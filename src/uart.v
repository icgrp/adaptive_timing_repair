==> flow/design.v <==
`timescale 1ns / 1ps
module uart (input wire clk,
            input wire rst,  
            input wire [7:0] din,  
            input wire [7:0] address,  
            input wire w_en,  
            input wire r_en,  
            output reg [7:0] dout,  
            input wire rx,          
            output reg tx = 1      
);
    reg [15:0] baud = 651;  
    localparam UART_CONTROL_ADDRESS = 8'd1;  
    localparam UART_BUFFER_ADDRESS = 8'd2;   
    reg [7:0] uart_control = 8'b00000010;  
    reg [7:0] rx_buffer = 8'b0;           
    reg [7:0] tx_buffer = 8'b0;          
    always @(posedge clk) begin
        if(rst) begin
            baud <=  651;    
            dout <= 8'b0;  
            uart_control[7:2] <= 6'b0;  
            tx_buffer <= 8'b0;  
        end
        else begin
            case(address)
            UART_CONTROL_ADDRESS: begin
                if(w_en) begin
                    uart_control[7:2] <= din[7:2];    
                end
                if(r_en) begin
                   dout <= uart_control;  
                end
            end
            UART_BUFFER_ADDRESS: begin
                if (w_en) begin
                    tx_buffer <= din;  
                end
                if (r_en) begin
                    dout <= rx_buffer;  
                end
            end
            default begin
                dout <= 0;     
            end
            endcase
        end
    end
    reg [15:0] prescaler = 16'b0;  
    reg sample_enable = 1'b0;    
    always @(posedge clk) begin
        if(rst) begin
            prescaler <= 16'b0;
            sample_enable <= 0;
        end
        else begin
            if(prescaler == baud) begin
                prescaler <= 0;              
                sample_enable <= 1;        
            end
            else begin
                prescaler <= prescaler + 1;   
                sample_enable <= 0;
            end
        end
    end
    reg s0 = 1'b1;
    reg s1 = 1'b1;
    always @(posedge clk) begin
        if(rst) begin
            s0 <= 1'b1;
            s1 <= 1'b1;
        end
        else if(sample_enable) begin
            s0 <= rx;      
            s1 <= s0;    
        end
    end
    wire rx_clean = s1 && s0;  
    reg [2:0] rx_state = 3'b0;  
    reg [7:0] rx_data = 8'b0;  
    reg [3:0] rx_count = 4'b0;   
    reg [3:0] rx_delay = 4'b0;  
    always @(posedge clk) begin
        if(rst) begin
            rx_state <= 3'b0;
            rx_data <= 8'b0;
            rx_count <= 4'b0;
            rx_delay <= 4'b0;
            rx_buffer <= 8'b0;
            uart_control[0] <= 1'b0;
        end
        else begin
            if(sample_enable) begin
                case(rx_state)
                3'b000: begin                        
                    if(rx_clean == 1'b0) begin      
                        rx_state <= 3'b001;      
                    end
                end
                3'b001: begin                        
                    if(rx_delay == 4'b0111) begin    
                        rx_data <= {rx_data[6:0],rx_clean};  
                        rx_delay <= 4'b0;   
                        rx_state <= 3'b010;
                    end
                    else begin
                        rx_delay <= rx_delay + 1;
                    end
                end
                3'b010: begin                        
                    if(rx_delay == 4'b1111) begin  
                        rx_data <= {rx_clean,rx_data[7:1]};  
                        rx_delay <= 4'b0;
                        rx_count <= rx_count + 1;
                        if(rx_count == 4'b0111) begin
                            rx_count <= 4'b0;
                            rx_state <= 3'b011;
                        end
                    end
                    else begin
                        rx_delay <= rx_delay + 1;
                    end
                end
                3'b011: begin                        
                    if(rx_delay == 4'b1111) begin
                        if(rx_clean == 1) begin
                            rx_delay <= 0;
                            rx_buffer <= rx_data;
                            uart_control[0] <= 1'b1;
                            rx_state <= 3'b000;
                        end
                        else begin
                            rx_delay <= 0;
                            rx_state <= 3'b100;
                        end
                    end
                    else begin
                        rx_delay <= rx_delay + 1;
                    end
                end
                3'b100: begin                        
                    if(rx_clean) begin               
                        rx_state <= 3'b000;
                    end
                end
                default begin
                    rx_state <= 3'b000;
                end
                endcase
            end
            if(address == UART_BUFFER_ADDRESS && r_en) begin
                uart_control[0] <= 0;
            end
            else if(sample_enable && rx_state == 3'b011 && rx_delay == 4'b1111 && rx_clean == 1) begin
                uart_control[0] <= 1;
            end
        end
    end 
    reg [1:0] tx_state = 2'b0;
    reg [7:0] tx_data = 8'd255;
    reg [3:0] tx_count = 4'b0;
    reg [3:0] tx_delay = 4'b0;
    always @(posedge clk) begin
        if(rst) begin
            tx <= 1;
            tx_state <= 2'b0;
            tx_data <= 8'b0;
            tx_count <= 4'b0;
            tx_delay <= 4'b0;
            uart_control[1] <= 1'b1;
        end
        else begin
            if(sample_enable) begin
                case(tx_state)
                2'b00: begin                         
                    if(uart_control[1] == 0) begin
                        tx_data <= tx_buffer;
                        tx_state <= 2'b01;
                        tx_count <= 4'b1;
                        tx <= 0;                     
                    end
                end
                2'b01: begin
                    if(tx_delay == 4'b1111) begin    
                        tx_delay <= 0;
                        tx_count <= tx_count + 1;
                        if(tx_count == 4'b1001) begin
                            tx <= 1;                 
                            tx_state <= 2'b10;
                        end
                        else begin
                            tx <= tx_data[0];        
                            tx_data <= {1'b0,tx_data[7:1]};
                        end
                    end
                    else begin
                        tx_delay <= tx_delay + 1;
                    end
                end
                2'b10: begin                         
                    if(tx_delay == 4'b1111) begin
                        tx_delay <= 0;
                        tx_count <= 0;
                        tx_state <= 2'b00;
                    end
                    else begin
                        tx_delay <= tx_delay + 1;
                    end
                end
                endcase
            end
            if(address == UART_BUFFER_ADDRESS && w_en) begin
                uart_control[1] <= 0;
            end
            else if(sample_enable && tx_state == 2'b0 && uart_control[1] == 0) begin
                uart_control[1] <= 1;
            end
        end
    end
endmodule
=== Tool chain data of uart ===
What the tools print for uart, step after step.
Line numbers count from 1 in the design file above.
Operators carry their Yosys type and port widths (W data, S select, Z words).
A cell with - has no value.

* Design top: uart
* Clock port: clk
* Library: sky130hd
* Corner: tt_025C_1v80

=== After elaboration ===
Counts by Yosys on the flattened word-level netlist (proc, flatten, opt, wreduce; memories kept). Register bits leave out memories and registers merged into their read ports (data or address). Print and check cells are left out.

* Bits in registers: 89
* Input port bits: 21

* Add/subtract/negate cells: 5
* Muxes and demuxes: 45
* Bitwise logic cells: 1
* Equal/unequal tests: 27
* Reductions and logical operators: 38

{| class="wikitable"
|+ Operators by type and width
! operator !! number
|-
| $mux W8 || 7
|-
| $pmux W8 S2 || 3
|-
| $mux W4 || 8
|-
| $ne A2 B2 Y1 const B || 13
|-
| $mux W3 || 7
|-
| $add A16 B1 Y16 const B || 1
|-
| $eq A16 B10 Y1 const B || 1
|-
| $reduce_bool A2 Y1 || 8
|-
| $add A4 B1 Y4 const B || 4
|-
| $reduce_and A4 Y1 || 4
|-
| $pmux W3 S5 || 1
|-
| $eq A4 B4 Y1 const B || 3
|-
| $pmux W4 S3 || 1
|-
| $mux W1 || 11
|-
| $reduce_and A2 Y1 || 5
|-
| $reduce_and A5 Y1 || 2
|-
| $logic_and A1 B1 Y1 || 8
|-
| $reduce_or A2 Y1 || 4
|-
| $eq A4 B3 Y1 const B || 2
|-
| $eq A8 B1 Y1 const B || 1
|-
| $eq A8 B2 Y1 const B || 1
|-
| $pmux W4 S2 || 1
|-
| $mux W2 || 4
|-
| $reduce_and A7 Y1 || 1
|-
| $eq A3 B2 Y1 const B || 2
|-
| $reduce_bool A3 Y1 || 2
|-
| $reduce_and A6 Y1 || 1
|-
| $pmux W2 S3 || 1
|}

Not listed: further kinds 9, cells in them 9.

=== Logic depth ===
Depth = most cells in a row (Yosys ltp): at word level without a register or memory, in the mapped netlist without a sequential cell, where the memories' decode and read muxes count.

* Depth in word-level cells: 6
* ABC_AREA: 0
* Mapped depth: 7
* Mapped depth without buffers: 6

=== After synthesis ===
Source: synth_stat.txt of the flow (Yosys; design flattened, memories mapped). It holds for the ABC_AREA given above (unset counts as 0); a run with the other value may have another netlist.

{| class="wikitable"
|+ Cells by type
! cell !! number !! total area (sq um)
|-
| sky130_fd_sc_hd__dfxtp_1 || 89 || 1.78E+03
|-
| sky130_fd_sc_hd__mux2i_1 || 40 || 400.384
|-
| sky130_fd_sc_hd__nor2_1 || 63 || 236.477
|-
| sky130_fd_sc_hd__a21oi_1 || 32 || 160.154
|-
| sky130_fd_sc_hd__nand3_1 || 26 || 130.125
|-
| sky130_fd_sc_hd__ha_1 || 10 || 125.12
|-
| sky130_fd_sc_hd__a311oi_1 || 11 || 96.342
|-
| sky130_fd_sc_hd__o2111ai_1 || 9 || 78.826
|-
| sky130_fd_sc_hd__xor2_1 || 9 || 78.826
|-
| sky130_fd_sc_hd__a22o_1 || 8 || 70.067
|-
| sky130_fd_sc_hd__nand4_1 || 11 || 68.816
|-
| sky130_fd_sc_hd__nand2_1 || 17 || 63.811
|-
| sky130_fd_sc_hd__xnor2_1 || 7 || 61.309
|-
| sky130_fd_sc_hd__a211oi_1 || 7 || 52.55
|-
| sky130_fd_sc_hd__o21ai_0 || 10 || 50.048
|-
| sky130_fd_sc_hd__clkbuf_1 || 12 || 45.043
|-
| sky130_fd_sc_hd__nor2b_1 || 7 || 43.792
|-
| sky130_fd_sc_hd__inv_1 || 10 || 37.536
|}

Other cell types: 38; their cells: 78.

* Area of sequential cells: 1781.7 sq um
* Mapped cells: 456
* Chip area (Yosys): 4181.5 sq um
* Flip-flop cells: 89

=== Worst setup path after synthesis ===
Source: OpenSTA report_checks on the synthesized netlist (no wires, ideal clock, input and output delay 20% of the period each), path of least setup slack; recovery checks are left aside. Register names are those of the netlist, which keeps one name where synthesis merged equal registers.

* Path kind: reg-to-reg
* Start point: register tx_state[1]
* End point: register tx_count[3]
* Arrival time: 1.864 ns
* Required time: 2.230 ns
* Stages on the path: 7
* Period: 2.3 ns
* Setup slack: 0.366 ns
* Delay of the path: 1.934 ns
* Path buffers: 0
* Library setup time: 0.070 ns
* Period reached after synthesis: 1.934 ns

"delay of the path" is the arrival time less input delay plus setup time.
"stages on the path" counts driving pins, that of a launching flip-flop among them; a cell with two outputs on the path counts twice.
"period reached after synthesis" is the clock period less the worst setup slack; recovery checks do not enter. This is arithmetic on one report: input and output delays are still those of the set period (20% each).
Between the ends stands the longest chain of elaborated cells between them, by number of cells; it is not shown to be the way that was timed. Of several equally long chains one is given.
Each line given opens the expression or statement behind the cell; cells for indexed reads and writes are added by Yosys, which also makes memories of some case tables.
A register here has more assigning lines than the two given.

* Cells stage by stage: sky130_fd_sc_hd__dfxtp_1 sky130_fd_sc_hd__inv_1 sky130_fd_sc_hd__ha_1 sky130_fd_sc_hd__or2_2 sky130_fd_sc_hd__a211o_1 sky130_fd_sc_hd__or4_1 sky130_fd_sc_hd__a21oi_1
* Cells in the longest elaborated chain: 3

{| class="wikitable"
|+ Ends and longest elaborated chain, after synthesis
! element !! RTL line !! text
|-
| from (decl) || 160 || <nowiki>reg [1:0] tx_state = 2'b0;</nowiki>
|-
| from (assign) || 167 || <nowiki>tx_state <= 2'b0;</nowiki>
|-
| from (assign) || 179 || <nowiki>tx_state <= 2'b01;</nowiki>
|-
| $eq A2 B2 Y1 || 175 || <nowiki>case(tx_state)</nowiki>
|-
| $reduce_bool A3 Y1 || - ||
|-
| $reduce_and A5 Y1 || - ||
|-
| to (assign) || 180 || <nowiki>tx_count <= 4'b1;</nowiki>
|-
| to (assign) || 187 || <nowiki>tx_count <= tx_count + 1;</nowiki>
|-
| to (decl) || 162 || <nowiki>reg [3:0] tx_count = 4'b0;</nowiki>
|}

=== Worst path after layout ===
Path of least setup slack in the final report of entry A (OpenROAD, finished layout, wires in). Where an end is a register, its clock arrival counts in the times.

* Path kind: reg-to-reg
* Start point: register tx_state[0]
* End point: register tx_count[1]
* Arrival time: 2.18 ns
* Required time: 2.42 ns
* Library setup time: 0.06 ns
* Path buffers: 1
* Setup slack: 0.24 ns
* Stages on the path: 8
* Period: 2.13 ns

Between the ends stands the longest chain of elaborated cells between them, by number of cells; it is not shown to be the way that was timed. Of several equally long chains one is given.
A register here has more assigning lines than the two given.

* Cells stage by stage: sky130_fd_sc_hd__dfxtp_4 sky130_fd_sc_hd__inv_2 sky130_fd_sc_hd__ha_2 sky130_fd_sc_hd__or2_4 sky130_fd_sc_hd__a211o_4 sky130_fd_sc_hd__buf_4 sky130_fd_sc_hd__or3_1 sky130_fd_sc_hd__a21oi_1
* Cells in the longest elaborated chain: 3

{| class="wikitable"
|+ Ends and longest elaborated chain, after layout
! element !! RTL line !! text
|-
| from (decl) || 160 || <nowiki>reg [1:0] tx_state = 2'b0;</nowiki>
|-
| from (assign) || 167 || <nowiki>tx_state <= 2'b0;</nowiki>
|-
| from (assign) || 179 || <nowiki>tx_state <= 2'b01;</nowiki>
|-
| $eq A2 B2 Y1 || 175 || <nowiki>case(tx_state)</nowiki>
|-
| $reduce_bool A3 Y1 || - ||
|-
| $reduce_and A5 Y1 || - ||
|-
| to (assign) || 180 || <nowiki>tx_count <= 4'b1;</nowiki>
|-
| to (assign) || 187 || <nowiki>tx_count <= tx_count + 1;</nowiki>
|-
| to (decl) || 162 || <nowiki>reg [3:0] tx_count = 4'b0;</nowiki>
|}

Subject: uart on sky130hd, stored results

Hello all,

2 stored runs of uart in the flow (synthesis by Yosys, layout by OpenROAD, sky130hd cells), in arbitrary order. Constraints: input delay and output delay 20% of the set period each, output load 0.01 pF.
"period achieved" = clock period - worst setup slack. The figure is calculated, with input and output delays left at 20% of the set period.
"time of the worst setup path" means the part of the period allowed to the worst setup path (the constraints hold back 20% at inputs and 20% at outputs) less its slack; where the path has registers, the arrival times of their clocks count too.
By "total power of the final layout" is meant OpenSTA's value without simulated activity: inputs other than the clock are taken to toggle once in ten clock periods, and the tool carries that through the logic.

=== Entry A ===
{| class="wikitable"
! Setting !! Value
|-
| period_ns || 2.13
|-
| CORE_UTILIZATION || 15
|-
| SETUP_SLACK_MARGIN || 0.17
|-
| PLACE_DENSITY || 0.77
|-
| CORE_ASPECT_RATIO || 0.98
|-
| CORE_MARGIN || 8
|-
| CELL_PAD_IN_SITES_DETAIL_PLACEMENT || 2
|-
| ABC_AREA || 0
|-
| CTS_CLUSTER_DIAMETER || 79
|-
| CAP_MARGIN || 10
|-
| SLEW_MARGIN || 40
|-
! Result !! Value
|-
| Synthesis area || 4181.5 sq um
|-
| Overall die area || 33476.1 sq um
|-
| Standard-cell area after layout || 5342.6 sq um
|-
| Post-layout utilization || 19.4%
|-
| Lowest setup slack || 0.240 ns
|-
| Post-route setup TNS || 0.000 ns
|-
| Worst hold slack in the final report || 0.464 ns
|-
| Total power of the final layout || 3.347 mW
|-
| Period achieved || 1.890 ns
|-
| Time of the worst setup path || 1.89 ns
|-
| Kind of the worst setup path || reg-to-reg
|}

=== Entry B ===
{| class="wikitable"
! Setting !! Value
|-
| period_ns || 2.24
|-
| SETUP_SLACK_MARGIN || -0.08
|-
| CAP_MARGIN || 20
|-
| CORE_MARGIN || 2
|-
| CORE_UTILIZATION || 40
|-
| SLEW_MARGIN || 20
|-
! Result !! Value
|-
| Synthesis area || 4181.5 sq um
|-
| Overall die area || 11288.0 sq um
|-
| Standard-cell area after layout || 4873.4 sq um
|-
| Post-layout utilization || 47.6%
|-
| Lowest setup slack || 0.199 ns
|-
| Post-route setup TNS || 0.000 ns
|-
| Worst hold slack in the final report || 0.468 ns
|-
| Total power of the final layout || 3.049 mW
|-
| Period achieved || 2.041 ns
|-
| Time of the worst setup path || 2.04 ns
|-
| Kind of the worst setup path || reg-to-reg
|}

Thanks
